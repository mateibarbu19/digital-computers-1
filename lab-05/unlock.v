==> flow/design.v <==
module counter(
    input      [15:0] ascii_in,  
    output reg [15:0] cnt,
    input             decrement,
    output reg        done,
    input             reset,
    input             clock
);
    always @(posedge clock) begin
        if (reset) begin
            cnt <= ascii_in;
        end else begin
            if (decrement && !(cnt == "UN")) begin
                if (cnt == "01") begin
                    cnt     <= "UN";
                    done    <= 1;
                end else begin
                    if (cnt[7:0] == "0") begin
                        cnt[7:0]  <= "9";
                        cnt[15:8] <= cnt[15:8] - 1;
                    end else begin
                        cnt[7:0] <= cnt[7:0] - 1;
                    end
                    done <= 0;
                end
            end
        end
    end
endmodule
module unlock(
    input [7:0] ascii_in,  
    output      out,
    input       reset,
    input       clk
);
    parameter STATE_INIT     = 4'b0000,
              STATE_1        = 4'b0001,
              STATE_2        = 4'b0010,
              STATE_3        = 4'b0011,
              STATE_COUNTER  = 4'b0110,
              STATE_UNLOCK   = 4'b0111,
              STATE_UNLOCK_1 = 4'b1000,
              STATE_UNLOCK_2 = 4'b1001,
              STATE_UNLOCK_3 = 4'b1010;
    reg  [3:0]  state;
    reg         decrement;
    reg  [1:0]  fail;
    reg  [15:0] timer;
    reg         timer_reset;
    reg  [7:0]  password [0:3];
    wire        done;
    wire [15:0] time_counter;
    always @(posedge clk) begin
        if (reset) begin
            state       <= STATE_INIT;
            fail        <= 2'b00;
            timer_reset <= 0;
            decrement   <= 0;
            password[0] <= "A";
            password[1] <= "C";
            password[2] <= "B";
            password[3] <= "D";
        end else begin
            case (state)
                STATE_INIT: begin
                    if (ascii_in == password[0]) begin
                        state <= STATE_1;
                    end else begin
                        fail <= fail + 1;
                        if (fail != 2) begin
                            state <= STATE_INIT;
                        end else begin
                            state <= STATE_COUNTER;
                        end
                    end
                end
                STATE_1: begin
                    if (ascii_in == password[1]) begin
                        state <= STATE_2;
                    end else if (ascii_in == password[0]) begin
                        fail <= fail + 1;
                        if (fail != 2) begin
                            state <= STATE_1;
                        end else begin
                            state <= STATE_COUNTER;
                        end
                    end else begin
                        fail <= fail + 1;
                        if (fail != 2) begin
                            state <= STATE_INIT;
                        end else begin
                            state <= STATE_COUNTER;
                        end
                    end
                end
                STATE_2: begin
                    if (ascii_in == password[2]) begin
                        state <= STATE_3;
                    end else if (ascii_in == password[0]) begin
                        fail <= fail + 1;
                        if (fail != 2) begin
                            state <= STATE_1;
                        end else begin
                            state <= STATE_COUNTER;
                        end
                    end else begin
                        fail <= fail + 1;
                        if (fail != 2) begin
                            state <= STATE_INIT;
                        end else begin
                            state <= STATE_COUNTER;
                        end
                    end
                end
                STATE_3: begin
                    if (ascii_in == password[3]) begin
                        state <= STATE_UNLOCK;
                    end else if (ascii_in == password[0]) begin
                        fail <= fail + 1;
                        if (fail != 2) begin
                            state <= STATE_1;
                        end else begin
                            state <= STATE_COUNTER;
                        end
                    end else begin
                        fail <= fail + 1;
                        if (fail != 2) begin
                            state <= STATE_INIT;
                        end else begin
                            state <= STATE_COUNTER;
                        end
                    end
                end
                STATE_COUNTER: begin
                    if (fail == 3) begin
                        fail        <= 0;
                        timer       <= "02";
                        decrement   <= 1;
                        timer_reset <= 1;
                    end else begin
                        timer_reset <= 0;
                        if (done) begin
                            decrement  <= 0;
                            state      <= STATE_INIT;
                        end
                    end
                end
                STATE_UNLOCK: begin
                    fail        <= 0;
                    state  <= STATE_UNLOCK_1;
                    password[0] <= ascii_in;
                end
                STATE_UNLOCK_1: begin
                    state  <= STATE_UNLOCK_2;
                    password[1] <= ascii_in;
                end
                STATE_UNLOCK_2: begin
                    state  <= STATE_UNLOCK_3;
                    password[2] <= ascii_in;
                end
                STATE_UNLOCK_3: begin
                    state  <= STATE_INIT;
                    password[3] <= ascii_in;
                end
                default: begin
                    state <= STATE_INIT;
                end
            endcase
        end
    end
    assign out = (state == STATE_UNLOCK ? 1 : 0);
    counter counter1(
        .ascii_in(timer),
        .cnt(time_counter),
        .decrement(decrement),
        .done(done),
        .reset(timer_reset),
        .clock(clk)
    );
endmodule
* Step by step through the tools: unlock *
What the tools print for unlock, step after step.
Lines are those of the file above, counted from 1.
A cell with -- has no value.

design
  top = unlock
  clock input = clk
  library = sky130hd
  corner = tt_025C_1v80

* After elaboration *
Counts by Yosys on the flattened word-level netlist (proc, flatten, opt, wreduce). Print and check cells are left out. Cells with the same type and inputs are merged into one.

storage and ports
  input bits = 10
  ROM bits = 0
  memory cells = 0
  bits in writable memories = 0
  latch bits = 0
  clocked read ports x word width = 0
  register bits = 57

operators by class
  order comparisons = 0
  multipliers = 0
  add/sub/neg operators = 3
  bitwise logic cells = 1
  shifts and indexed selects = 0
  reduce/logical cells = 12
  div/mod/pow operators = 0
  eq/ne operators = 24
  multiplexer cells = 27

operator list
  kind                                               count
  two-way mux 8 bit                                  6
  == test 8 bit                                      4
  case mux 4 bit (select 8 bit)                      1
  two-way mux 4 bit                                  6
  == test 16 x 14 -> 1 bit (second input constant)   1
  == test 16 x 15 -> 1 bit (second input constant)   1
  subtractor 8 x 1 -> 8 bit (second input constant)  2
  != test 2 bit (second input constant)              7
  == test 4 bit (second input constant)              3
  case mux 2 bit (select 6 bit)                      1
  two-way mux 2 bit                                  5
  two-way mux 3 bit                                  3
  AND reduction 2 bit                                4
  == test 4 x 2 -> 1 bit (second input constant)     2
  == test 4 x 3 -> 1 bit (second input constant)     2
  == test 8 x 6 -> 1 bit (second input constant)     1
  AND reduction 6 bit                                1
  nonzero test 6 bit                                 1
  two-way mux 1 bit                                  5
  nonzero test 2 bit                                 2
  == test 4 x 1 -> 1 bit (second input constant)     1
  zero test 4 bit                                    1
  nonzero test 3 bit                                 1
  adder 2 x 1 -> 2 bit (second input constant)       1
  != test 2 x 1 -> 1 bit (second input constant)     1
  == test 2 bit (second input constant)              1
  logical AND 1 bit                                  1
  inverter 1 bit                                     1
  zero test 1 bit                                    1

* Depth *
Longest topological path by Yosys (ltp), each cell counted once; first at word level (registers and memories cut), then after technology mapping (sequential cells cut; the memories' decode and read muxes count).

depth
  depth in word-level cells = 5
  ABC_AREA = 0
  mapped depth = 8
  mapped depth without buffers = 8

* Synthesis result *
Source: synth_stat.txt of the flow (Yosys; design flattened, memories mapped). It holds for the ABC_AREA given above (unset counts as 0); a run with the other value may have another netlist.
The area totals of this step are shown rounded.

cells by type
  cell                       count  total area (um2)
  sky130_fd_sc_hd__dfxtp_1   45     900.864
  sky130_fd_sc_hd__edfxtp_1  17     510.49
  sky130_fd_sc_hd__mux2i_1   24     240.23
  sky130_fd_sc_hd__xor2_1    21     183.926
  sky130_fd_sc_hd__xnor2_1   20     175.168
  sky130_fd_sc_hd__nor2_1    40     150.144
  sky130_fd_sc_hd__ha_1      8      100.096
  sky130_fd_sc_hd__nor2b_1   14     87.584
  sky130_fd_sc_hd__buf_6     6      67.565
  sky130_fd_sc_hd__a21oi_1   13     65.062
  sky130_fd_sc_hd__a211o_1   7      61.309
  sky130_fd_sc_hd__nand4b_1  5      43.792
  sky130_fd_sc_hd__inv_1     11     41.29
  sky130_fd_sc_hd__nor4_1    6      37.536
  sky130_fd_sc_hd__nand4_1   5      31.28
  sky130_fd_sc_hd__clkbuf_1  7      26.275
  sky130_fd_sc_hd__nand2_1   7      26.275
  sky130_fd_sc_hd__nand2b_1  4      25.024

Not listed: further types 27, cells in them 42.

mapped netlist
  flip-flop cells = 62
  synthesis area = 3,100 um2
  cell count = 302
  buffers = 18

By module: a second synthesis without flattening, with its own total; a netlist apart from the flattened one above.

unflattened totals
  cells (unflattened synthesis) = 326
  area total of the unflattened synthesis = 3,290 um2

Each row is one instance without its submodules.

by module
  module   instances  cells  area (um2)
  unlock   1          221    2,190
  counter  1          105    1,110

* Path before layout *
Path of least setup slack by OpenSTA after synthesis, without wires, with an ideal clock, recovery checks aside; 20% of the period is set as input and as output delay. Where synthesis merged equal registers, the netlist keeps one of their names.

path after synthesis
  path type = reg2reg
  start point = reg counter1.cnt[8]
  end point = reg counter1.cnt[10]
  path buffers = 0
  path delay = 2,278 ps
  library setup time = 385 ps
  required time = 2,905 ps
  data arrival time = 1,893 ps
  period = 3,290 ps
  path slack = 1,012 ps
  stages = 9
  period reached after synthesis = 2,278 ps

"path delay" is the arrival time less input delay plus setup time.
"stages": output pins that drive a net of the path, with the launching flip-flop's if there is one; two outputs of one cell count as two.
"period reached after synthesis" = period - worst setup slack (recovery checks aside). The figure is calculated, with input and output delays left at 20% of the set period.
Between the ends stands the longest chain of elaborated cells between them, by number of cells; it is not shown to be the way that was timed. Of several equally long chains one is given.
A line is the first line of the expression or statement that the cell stems from. Yosys adds cells for indexed reads and writes and turns some case tables into memories.
At most two assigning lines are given for a register; there are more.
The path ends at the enable pin of a flip-flop; only ways to that pin are counted.

between the ends, after synthesis
  cell sequence = sky130_fd_sc_hd__edfxtp_1 -> sky130_fd_sc_hd__inv_1 -> sky130_fd_sc_hd__ha_1 -> sky130_fd_sc_hd__nand4b_1 -> sky130_fd_sc_hd__nor2_1 -> sky130_fd_sc_hd__nand4_2 -> sky130_fd_sc_hd__inv_1 -> sky130_fd_sc_hd__nor2_1 -> sky130_fd_sc_hd__a21boi_0
  cells in the longest elaborated chain = 5
  elaborated cells between the ends (all ways) = 7
  RTL lines with such cells = 2
  those cells by class = eq/ne: 2; reduce/logical: 5

ends and longest elaborated chain, after synthesis
  item                      RTL line  source
  start, declared           3         output reg [15:0] cnt,
  start, assigned           11        cnt <= ascii_in;
  start, assigned           15        cnt     <= "UN";
  == test 16 x 15 -> 1 bit  13        if (decrement && !(cnt == "UN")) begin
  zero test 1 bit           13
  logical AND 1 bit         13
  nonzero test 2 bit        --
  AND reduction 2 bit       --
  end, assigned             11
  end, assigned             15
  end, declared             3

* Worst path after layout *
Path of least setup slack in the final report of run 1 (OpenROAD, finished layout, wires in). Where an end is a register, its clock arrival counts in the times.
The report prints the path's times to 10 ps; the period is as set.

path post-layout
  path type = in2reg
  start point = in ascii_in[4]
  end point = reg fail[0]
  path slack = 200 ps
  path buffers = 3
  data arrival time = 2,200 ps
  stages = 9
  period = 2,180 ps
  required time = 2,390 ps
  library setup time = 120 ps

Between the ends stands the longest chain of elaborated cells between them, by number of cells; it is not shown to be the way that was timed. Of several equally long chains one is given.
At most two assigning lines are given for a register; there are more.

between the ends, post-layout
  cell sequence = sky130_fd_sc_hd__clkdlybuf4s50_1 -> sky130_fd_sc_hd__buf_4 -> sky130_fd_sc_hd__xor2_1 -> sky130_fd_sc_hd__nor4_2 -> sky130_fd_sc_hd__buf_4 -> sky130_fd_sc_hd__nand3_1 -> sky130_fd_sc_hd__o2111a_1 -> sky130_fd_sc_hd__nand4_1 -> sky130_fd_sc_hd__a21oi_1
  cells in the longest elaborated chain = 3
  elaborated cells between the ends (all ways) = 14
  those cells by class = eq/ne: 8; mux: 5; reduce/logical: 1

ends and longest elaborated chain, post-layout
  item                           RTL line  source
  start, declared                31        input [7:0] ascii_in,
  == test 8 bit                  116       if (ascii_in == password[3]) begin
  two-way mux 2 bit              116
  case mux 2 bit (select 6 bit)  64        case (state)
  end, assigned                  69        fail <= fail + 1;
  end, assigned                  81        fail <= fail + 1;
  end, declared                  47        reg  [1:0]  fail;

Record of 2 stored runs of the RTL-to-layout flow on unlock, platform sky130hd. The runs are unordered. Constraints: input delay and output delay 20% of the set period each, output load 0.01 pF.
By "achieved clock period" is meant the clock period of the run minus its worst setup slack. This is arithmetic on one report: input and output delays are still those of the set period (20% each).
"critical path time": the worst setup path's part of the clock period (all of it between registers, 20% less for each end at a port) less its slack. A launch clock that arrives late makes it longer, a capture clock that arrives late makes it shorter.
"power" rests on the timing tool's default activity at the inputs, not on a simulated workload.
"critical path time" is given in steps of 10 ps.
Measured values are rounded.
Settings: n/a = not set for that run.

name                                       run 1   run 2
period_ns                                  2.18    2.67
CORE_UTILIZATION                           29      26
SETUP_SLACK_MARGIN                         0.04    -0.24
PLACE_DENSITY                              0.87    n/a
CORE_ASPECT_RATIO                          1.38    0.74
CELL_PAD_IN_SITES_GLOBAL_PLACEMENT         3       n/a
TNS_END_PERCENT                            5       n/a
CAP_MARGIN                                 20      20
CORE_MARGIN                                2       2
SLEW_MARGIN                                20      20
PLACE_DENSITY_LB_ADDON                     n/a     0.08
CELL_PAD_IN_SITES_DETAIL_PLACEMENT         n/a     1
GPL_ROUTABILITY_DRIVEN                     n/a     1
CTS_CLUSTER_SIZE                           n/a     57
CTS_CLUSTER_DIAMETER                       n/a     224
MIN_ROUTING_LAYER                          n/a     met2
MAX_ROUTING_LAYER                          n/a     met5
power (mW)                                 2.96    2.38
utilization of the finished layout (%)     35.6    31.2
die footprint (um2)                        11,500  12,800
mapped cell area after synthesis (um2)     3,100   3,100
worst setup slack after layout (ps)        196     407
standard-cell area after layout (um2)      3,720   3,650
achieved clock period (ps)                 1,984   2,263
critical path time (ps)                    1,550   1,730
critical path kind                         in2reg  in2reg
worst hold slack in the final report (ps)  505     507
