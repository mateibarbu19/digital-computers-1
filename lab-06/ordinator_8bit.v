==> flow/design.v <==
`timescale 1ns / 1ps
module full_adder (
    output sum,
    output carry_out,
    input  bit_A,
    input  bit_B,
    input  carry_in
);
    wire fst_sum;
    wire fst_carry;
    wire snd_carry;
    half_adder_structural adder_1 (
        .sum(fst_sum),
        .carry(fst_carry),
        .bit_A(bit_A),
        .bit_B(bit_B)
    );
    half_adder_structural adder_2 (
        .sum(sum),
        .carry(snd_carry),
        .bit_A(fst_sum),
        .bit_B(carry_in)
    );
    or(carry_out, fst_carry, snd_carry);
endmodule
`timescale 1ns / 1ps
module half_adder_structural (
    output sum,
    output carry,
    input  bit_A,
    input  bit_B
);
    xor(sum, bit_A, bit_B);
    and(carry, bit_A, bit_B);
endmodule
`timescale 1ns / 1ps
module ordinator_8bit (
    output reg [7:0] result,
    output reg		 ready,
    input      [7:0] in,
    input            reset,
    input            clk
);
    localparam OPERATOR_ADD = 2'd0,
               OPERATOR_SUB = 2'd1,
               OPERATOR_EQL = 2'd2,
               OPERATOR_ERR = 2'd3;
    localparam STATE_INITIAL = 3'd0;
    localparam STATE_NUMBER  = 3'd1;
    localparam STATE_WAIT_NR = 3'd2;
    localparam STATE_RESULT  = 3'd3;
    localparam STATE_DUMMY1  = 3'd4;
    localparam STATE_DUMMY2  = 3'd5;
    localparam STATE_DUMMY3  = 3'd6;
    reg [2:0] currentState;
    reg [2:0] nextState;
    reg [7:0] tmp_result;
    reg [7:0] last_tmp_result;
    reg        operation;
    wire       add_carry;
    wire       sub_carry;
    wire [7:0] diff;
    wire [7:0] sum;
    ripple_carry_8bit adder (
        .carry_out(add_carry),
        .sum(sum),
        .A(last_tmp_result),
        .B(in),
        .carry_in(1'b0)
    );
    subtractor_8bit subtr (
        .carry_out(sub_carry),
        .result(diff),
        .A(last_tmp_result),
        .B(in),
        .carry_in(1'b0)
    );
    always @(posedge clk) begin
        last_tmp_result <= tmp_result;
        if (reset) begin
            ready        <= 1;
            result       <= 0;
            tmp_result   <= 0;
            nextState    <= STATE_INITIAL;
            currentState <= STATE_INITIAL;
        end else begin
            case (currentState)
                STATE_INITIAL: begin
                    ready <= 0;
                    if (in > 3) begin
                        nextState  <= STATE_DUMMY1;
                        tmp_result <= in;
                    end
                end
                STATE_DUMMY1: begin
                    ready     <= 1;
                    nextState <= STATE_NUMBER;
                end
                STATE_NUMBER: begin
                    ready <= 0;
                    if (in == 3) begin
                        nextState  <= STATE_RESULT;
                        tmp_result <= 0;
                    end else if (in == 2) begin
                        nextState <= STATE_RESULT;
                    end else if (in < 2) begin
                        operation <= in[0];
                        nextState <= STATE_DUMMY2;
                    end else if (in > 3) begin
                        ready <= 1;
                    end
                end
                STATE_DUMMY2: begin
                    ready     <= 1;
                    nextState <= STATE_WAIT_NR;
                end
                STATE_WAIT_NR: begin
                    if (in == 3) begin
                        ready      <= 0;
                        nextState  <= STATE_RESULT;
                        tmp_result <= 0;
                    end else if (in > 3) begin
                        ready <= 0;
                        case (operation)
                            0: tmp_result <= sum;  
                            1: tmp_result <= diff;  
                        endcase
                        nextState <= STATE_DUMMY3;
                    end
                end
                STATE_DUMMY3: begin
                    ready     <= 1;
                    nextState <= STATE_NUMBER;
                end
                STATE_RESULT: begin
                    ready     <= 1;
                    result    <= tmp_result;
                    nextState <= STATE_INITIAL;
                end
                default: begin
                    ready     <= 1;
                    nextState <= STATE_INITIAL;
                end
            endcase
        end
        currentState <= nextState;
    end
endmodule
`timescale 1ns / 1ps
module ripple_carry_8bit (
    output       carry_out,
    output [7:0] sum,
    input  [7:0] A,
    input  [7:0] B,
    input        carry_in
);
    wire [8:0] carry;
    assign carry[0]  = carry_in;
    assign carry_out = carry[8];
    genvar i;
    generate
        for (i = 0; i < 8; i = i + 1) begin : ripple
            full_adder fa (
                .sum(sum[i]),
                .carry_out(carry[i + 1]),
                .bit_A(A[i]),
                .bit_B(B[i]),
                .carry_in(carry[i])
            );
        end
    endgenerate
endmodule
`timescale 1ns / 1ps
module subtractor_8bit (
    output       carry_out,
    output [7:0] result,
    input  [7:0] A,
    input  [7:0] B,
    input carry_in
);
    wire       not_C;
    wire [7:0] not_B;
    assign not_B = ~B;
    assign carry_out = ~not_C;
    ripple_carry_8bit rc (
        .carry_out(not_C),
        .sum(result),
        .A(A),
        .B(not_B),
        .carry_in(~carry_in)
    );
endmodule
* Tool chain data of ordinator_8bit
The steps from the RTL of ordinator_8bit to its reports follow in flow order.
Line numbers count from 1 in the design file above.
Operators carry their Yosys type and port widths (W data, S select, Z words).
Cell names lack the library's common part.
The mark n/a stands for no value.
- Design top :: ordinator_8bit
- Clock :: clk
- Standard-cell library :: sky130hd
- Timing corner :: tt_025C_1v80

* Word level
Yosys after proc, flatten, opt, wreduce and memory -nomap, before mapping. Memory bits, and registers merged into a memory's read port (data or address), are not among the register bits. Print and check cells are not counted. Equal cells are merged and count once.
- Equality and inequality tests :: 12
- Bitwise operators :: 75
- Reductions and logical operators :: 6
- $lt $le $gt $ge :: 2
- Muxes and demuxes :: 20
** Operator list (number)
- $mux W8 :: 4
- $xor A1 B1 Y1 :: 30
- $and A1 B1 Y1 :: 26
- $pmux W8 S3 :: 1
- $mux W3 :: 6
- $eq A8 B2 Y1 const B :: 2
- $pmux W8 S2 :: 1
- $pmux W3 S5 :: 1
- $or A1 B1 Y1 :: 13
- $eq A3 B3 Y1 const B :: 3
- $gt A8 B2 Y1 const B :: 1
- $lt A8 B2 Y1 const B :: 1
- $not A8 Y8 :: 1
- $eq A3 B2 Y1 const B :: 2
- $mux W1 :: 6
- $not A1 Y1 :: 5
- $reduce_and A5 Y1 :: 1
- $ne A2 B2 Y1 const B :: 2
- $ne A4 B4 Y1 const B :: 1
- $reduce_and A4 Y1 :: 1
- $eq A3 B1 Y1 const B :: 1
- $ne A3 B3 Y1 const B :: 1
- $logic_not A3 Y1 :: 1
- $reduce_and A3 Y1 :: 1
- $reduce_bool A3 Y1 :: 1
- $pmux W1 S3 :: 1
- $reduce_or A2 Y1 :: 1
- Output and inout bits :: 9
- Register bits :: 32

* Depth
Yosys ltp: most cells in a row. Word level: on the elaborated netlist, between registers, memories and ports. Mapped: between sequential cells and ports; inverters and the memories' decode and read muxes count.
- Depth in word-level cells :: 20
- ABC_AREA :: 0
- Mapped depth :: 13
- Mapped depth without buffers :: 13

* Mapped cells and area
Yosys stat after the flow's synthesis: flattened, memories mapped to cells. It holds for the ABC_AREA given above (unset counts as 0); a run with the other value may have another netlist.
** Cell types (number)
- dfxtp_1 :: 31
- fa_1 :: 12
- mux2i_1 :: 9
- inv_1 :: 18
- a22oi_1 :: 8
- nor2_1 :: 16
- a211oi_1 :: 7
- buf_6 :: 4
- nor4_4 :: 2
- nor3_1 :: 8
- o21ai_0 :: 7
- nand2_1 :: 9
- edfxtp_1 :: 1
- xnor2_1 :: 3
- ha_1 :: 2
- o31ai_1 :: 3
- a221oi_1 :: 2
- or3b_2 :: 2
Other cell types: 22; their cells: 25.
- Mapped flip-flops :: 32
- Cell count :: 169
- Area of sequential cells :: 0.0006506 mm²
- Cell area after synthesis :: 0.0017179 mm²
The figures by module come from a second, unflattened synthesis with its own total; it is not the netlist above.
- Cell total of the unflattened synthesis :: 199
- Area total of the unflattened synthesis :: 0.0019806 mm²
Rows give one instance, submodules left out.
** Modules
- ordinator_8bit :: cells 141, instances 1, area 0.0014426 mm²
- half_adder_structural :: cells 1, instances 32, area 0.0000125 mm²
- full_adder :: cells 1, instances 16, area 0.0000063 mm²
- subtractor_8bit :: cells 10, instances 1, area 0.0000375 mm²
- ripple_carry_8bit :: cells 0, instances 2, area 0 mm²

* Timing after synthesis
Source: OpenSTA report_checks on the synthesized netlist (no wires, ideal clock, input and output delay 20% of the period each), path of least setup slack; recovery checks are left aside. Register names are those of the netlist, which keeps one name where synthesis merged equal registers.
- Path type :: input port to flip-flop
- Start point :: input port in[0]
- End point :: register tmp_result[6]
- Buffers on the path :: 0
- Setup time :: 0.086 ns
- Data arrival time :: 4.127 ns
- Stages on the path :: 12
- Launch time at the first pin :: 1.200 ns
- Setup slack :: 1.787 ns
- Delay of the path :: 3.013 ns
- Clock period :: 6.0 ns
- Synthesis period reached :: 4.213 ns
"delay of the path" is the arrival time less input delay plus setup time.
"stages on the path": output pins that drive a net of the path, with the launching flip-flop's if there is one; two outputs of one cell count as two.
"synthesis period reached" is the clock period less the worst setup slack; recovery checks do not enter. This is arithmetic on one report: input and output delays are still those of the set period (20% each).
The rows between start and end are the longest chain of elaborated cells between them; the timing report does not say that the signal goes this way. Where chains are equally long, one stands for them.
A line is the first line of the expression or statement that the cell stems from. Yosys adds cells for indexed reads and writes and turns some case tables into memories.
A register here has more assigning lines than the two given.
- Cells stage by stage :: ha_1 > inv_1 > fa_1 > fa_1 > fa_1 > fa_1 > fa_1 > fa_1 > nand2_1 > o21ai_0 > a22oi_1 > a211oi_1
- Length of the longest elaborated chain :: 18
- Elaborated cells on any way between the ends :: 39
** RTL lines, path after synthesis
- start: declaration :: line 40 : input      [7:0] in,
- $not A8 Y8 :: line 183 : assign not_B = ~B;
- $and A1 B1 Y1 :: line 34 : and(carry, bit_A, bit_B);
- $or A1 B1 Y1 :: line 24 : or(carry_out, fst_carry, snd_carry);
- $and A1 B1 Y1 :: line 34
- $or A1 B1 Y1 :: line 24
- $and A1 B1 Y1 :: line 34
- $or A1 B1 Y1 :: line 24
- [4 not listed]
- $and A1 B1 Y1 :: line 34
- $or A1 B1 Y1 :: line 24
- $xor A1 B1 Y1 :: line 33 : xor(sum, bit_A, bit_B);
- $pmux W8 S2 :: line 124 : case (operation)
- $mux W8 :: line 122 : end else if (in > 3) begin
- $mux W8 :: line 118 : if (in == 3) begin
- $pmux W8 S3 :: line 87 : case (currentState)
- end: assignment :: line 92 : tmp_result <= in;
- end: assignment :: line 125 : 0: tmp_result <= sum;
- end: declaration :: line 57 : reg [7:0] tmp_result;

* Worst path after layout
From the final timing report of job 1: the path of least setup slack in the routed layout; clock arrival at registers is part of the times.
- Path type :: input port to flip-flop
- Start point :: input port in[1]
- End point :: register tmp_result[6]
- Buffers on the path :: 1
- Stages on the path :: 12
- Data arrival time :: 5.29 ns
- Launch time at the first pin :: 1.42 ns
- Setup slack :: 2.01 ns
- Clock period :: 7.1 ns
- Setup time :: 0.08 ns
The rows between start and end are the longest chain of elaborated cells between them; the timing report does not say that the signal goes this way. Where chains are equally long, one stands for them.
A register here has more assigning lines than the two given.
- Cells stage by stage :: clkdlybuf4s50_1 > inv_1 > fa_1 > fa_1 > fa_1 > fa_1 > fa_1 > fa_1 > nand2_1 > o21ai_0 > a22oi_1 > a211oi_1
- Length of the longest elaborated chain :: 17
- Elaborated cells on any way between the ends :: 39
** RTL lines, path post-layout
- start: declaration :: line 40 : input      [7:0] in,
- $not A8 Y8 :: line 183 : assign not_B = ~B;
- $xor A1 B1 Y1 :: line 33 : xor(sum, bit_A, bit_B);
- $and A1 B1 Y1 :: line 34 : and(carry, bit_A, bit_B);
- $or A1 B1 Y1 :: line 24 : or(carry_out, fst_carry, snd_carry);
- $and A1 B1 Y1 :: line 34
- $or A1 B1 Y1 :: line 24
- $and A1 B1 Y1 :: line 34
- [3 not listed]
- $and A1 B1 Y1 :: line 34
- $or A1 B1 Y1 :: line 24
- $xor A1 B1 Y1 :: line 33
- $pmux W8 S2 :: line 124 : case (operation)
- $mux W8 :: line 122 : end else if (in > 3) begin
- $mux W8 :: line 118 : if (in == 3) begin
- $pmux W8 S3 :: line 87 : case (currentState)
- end: assignment :: line 92 : tmp_result <= in;
- end: assignment :: line 125 : 0: tmp_result <= sum;
- end: declaration :: line 57 : reg [7:0] tmp_result;

--- measured runs ---
Design ordinator_8bit on sky130hd. What follows are 2 stored runs of the flow, each under its own settings; their order means nothing. The constraints put input and output delay at 20% of the set period each and load the outputs with 0.01 pF.
By "critical setup path time" is meant the share of the clock period that the worst setup path is allowed (20% is reserved at inputs, 20% at outputs), minus its slack. Clock arrival times at its registers enter into it.

* Job 1
** Files
==> flow/run.sh <==
#!/bin/bash
# the make line also repeats the synthesis and layout settings of config.mk as NAME=value (left out here)
make -C /OpenROAD-flow-scripts/flow DESIGN_CONFIG=/design/flow/config.mk WORK_HOME=/design/flow/orfs CLKGATE_MAP_FILE= finish
==> flow/config.mk <==
export PLATFORM = sky130hd
export DESIGN_NAME = ordinator_8bit
export DESIGN_NICKNAME = ordinator_8bit
export VERILOG_FILES = /design/flow/design.v
export SDC_FILE = /design/flow/constraint.sdc
export NUM_CORES = 4
export LEC_CHECK = 0
export CAP_MARGIN = 40
export CORE_MARGIN = 7
export CORE_UTILIZATION = 18
export CTS_CLUSTER_DIAMETER = 319
export CTS_CLUSTER_SIZE = 88
export GPL_ROUTABILITY_DRIVEN = 0
export GPL_TIMING_DRIVEN = 1
export MAX_ROUTING_LAYER = met4
export PLACE_DENSITY_LB_ADDON = 0.09
export SETUP_SLACK_MARGIN = 1.71
export SLEW_MARGIN = 10
==> flow/constraint.sdc <==
create_clock -name core_clock -period 7.1 [get_ports {clk}]
set_input_delay 1.4200 -clock core_clock [delete_from_list [all_inputs] [get_ports {clk}]]
set_output_delay 1.4200 -clock core_clock [all_outputs]
set_load 0.01 [all_outputs]
** Results
- Area of the synthesized netlist :: 0.0017179 mm²
- Overall die area :: 0.0124747 mm²
- Final design utilization :: 0.226
- Worst setup slack after layout :: 2.007 ns
- Final setup TNS :: 0.000 ns
- Worst hold slack :: 0.354 ns
- Critical setup path time :: 3.67 ns
- Worst setup path kind :: input port to flip-flop

* Job 2
** Files
==> flow/run.sh <==
#!/bin/bash
# the make line also repeats the synthesis and layout settings of config.mk as NAME=value (left out here)
make -C /OpenROAD-flow-scripts/flow DESIGN_CONFIG=/design/flow/config.mk WORK_HOME=/design/flow/orfs CLKGATE_MAP_FILE= finish
==> flow/config.mk <==
export PLATFORM = sky130hd
export DESIGN_NAME = ordinator_8bit
export DESIGN_NICKNAME = ordinator_8bit
export VERILOG_FILES = /design/flow/design.v
export SDC_FILE = /design/flow/constraint.sdc
export NUM_CORES = 4
export LEC_CHECK = 0
export CAP_MARGIN = 25
export CORE_MARGIN = 4
export CORE_UTILIZATION = 66
export PLACE_DENSITY_LB_ADDON = 0.09
export SETUP_SLACK_MARGIN = 1.66
export SLEW_MARGIN = 20
==> flow/constraint.sdc <==
create_clock -name core_clock -period 6.64 [get_ports {clk}]
set_input_delay 1.3280 -clock core_clock [delete_from_list [all_inputs] [get_ports {clk}]]
set_output_delay 1.3280 -clock core_clock [all_outputs]
set_load 0.01 [all_outputs]
** Results
- Area of the synthesized netlist :: 0.0017179 mm²
- Overall die area :: 0.0034834 mm²
- Final design utilization :: 0.78
- Worst setup slack after layout :: 2.153 ns
- Final setup TNS :: 0.000 ns
- Worst hold slack :: 0.358 ns
- Critical setup path time :: 3.16 ns
- Worst setup path kind :: input port to flip-flop
--- end ---
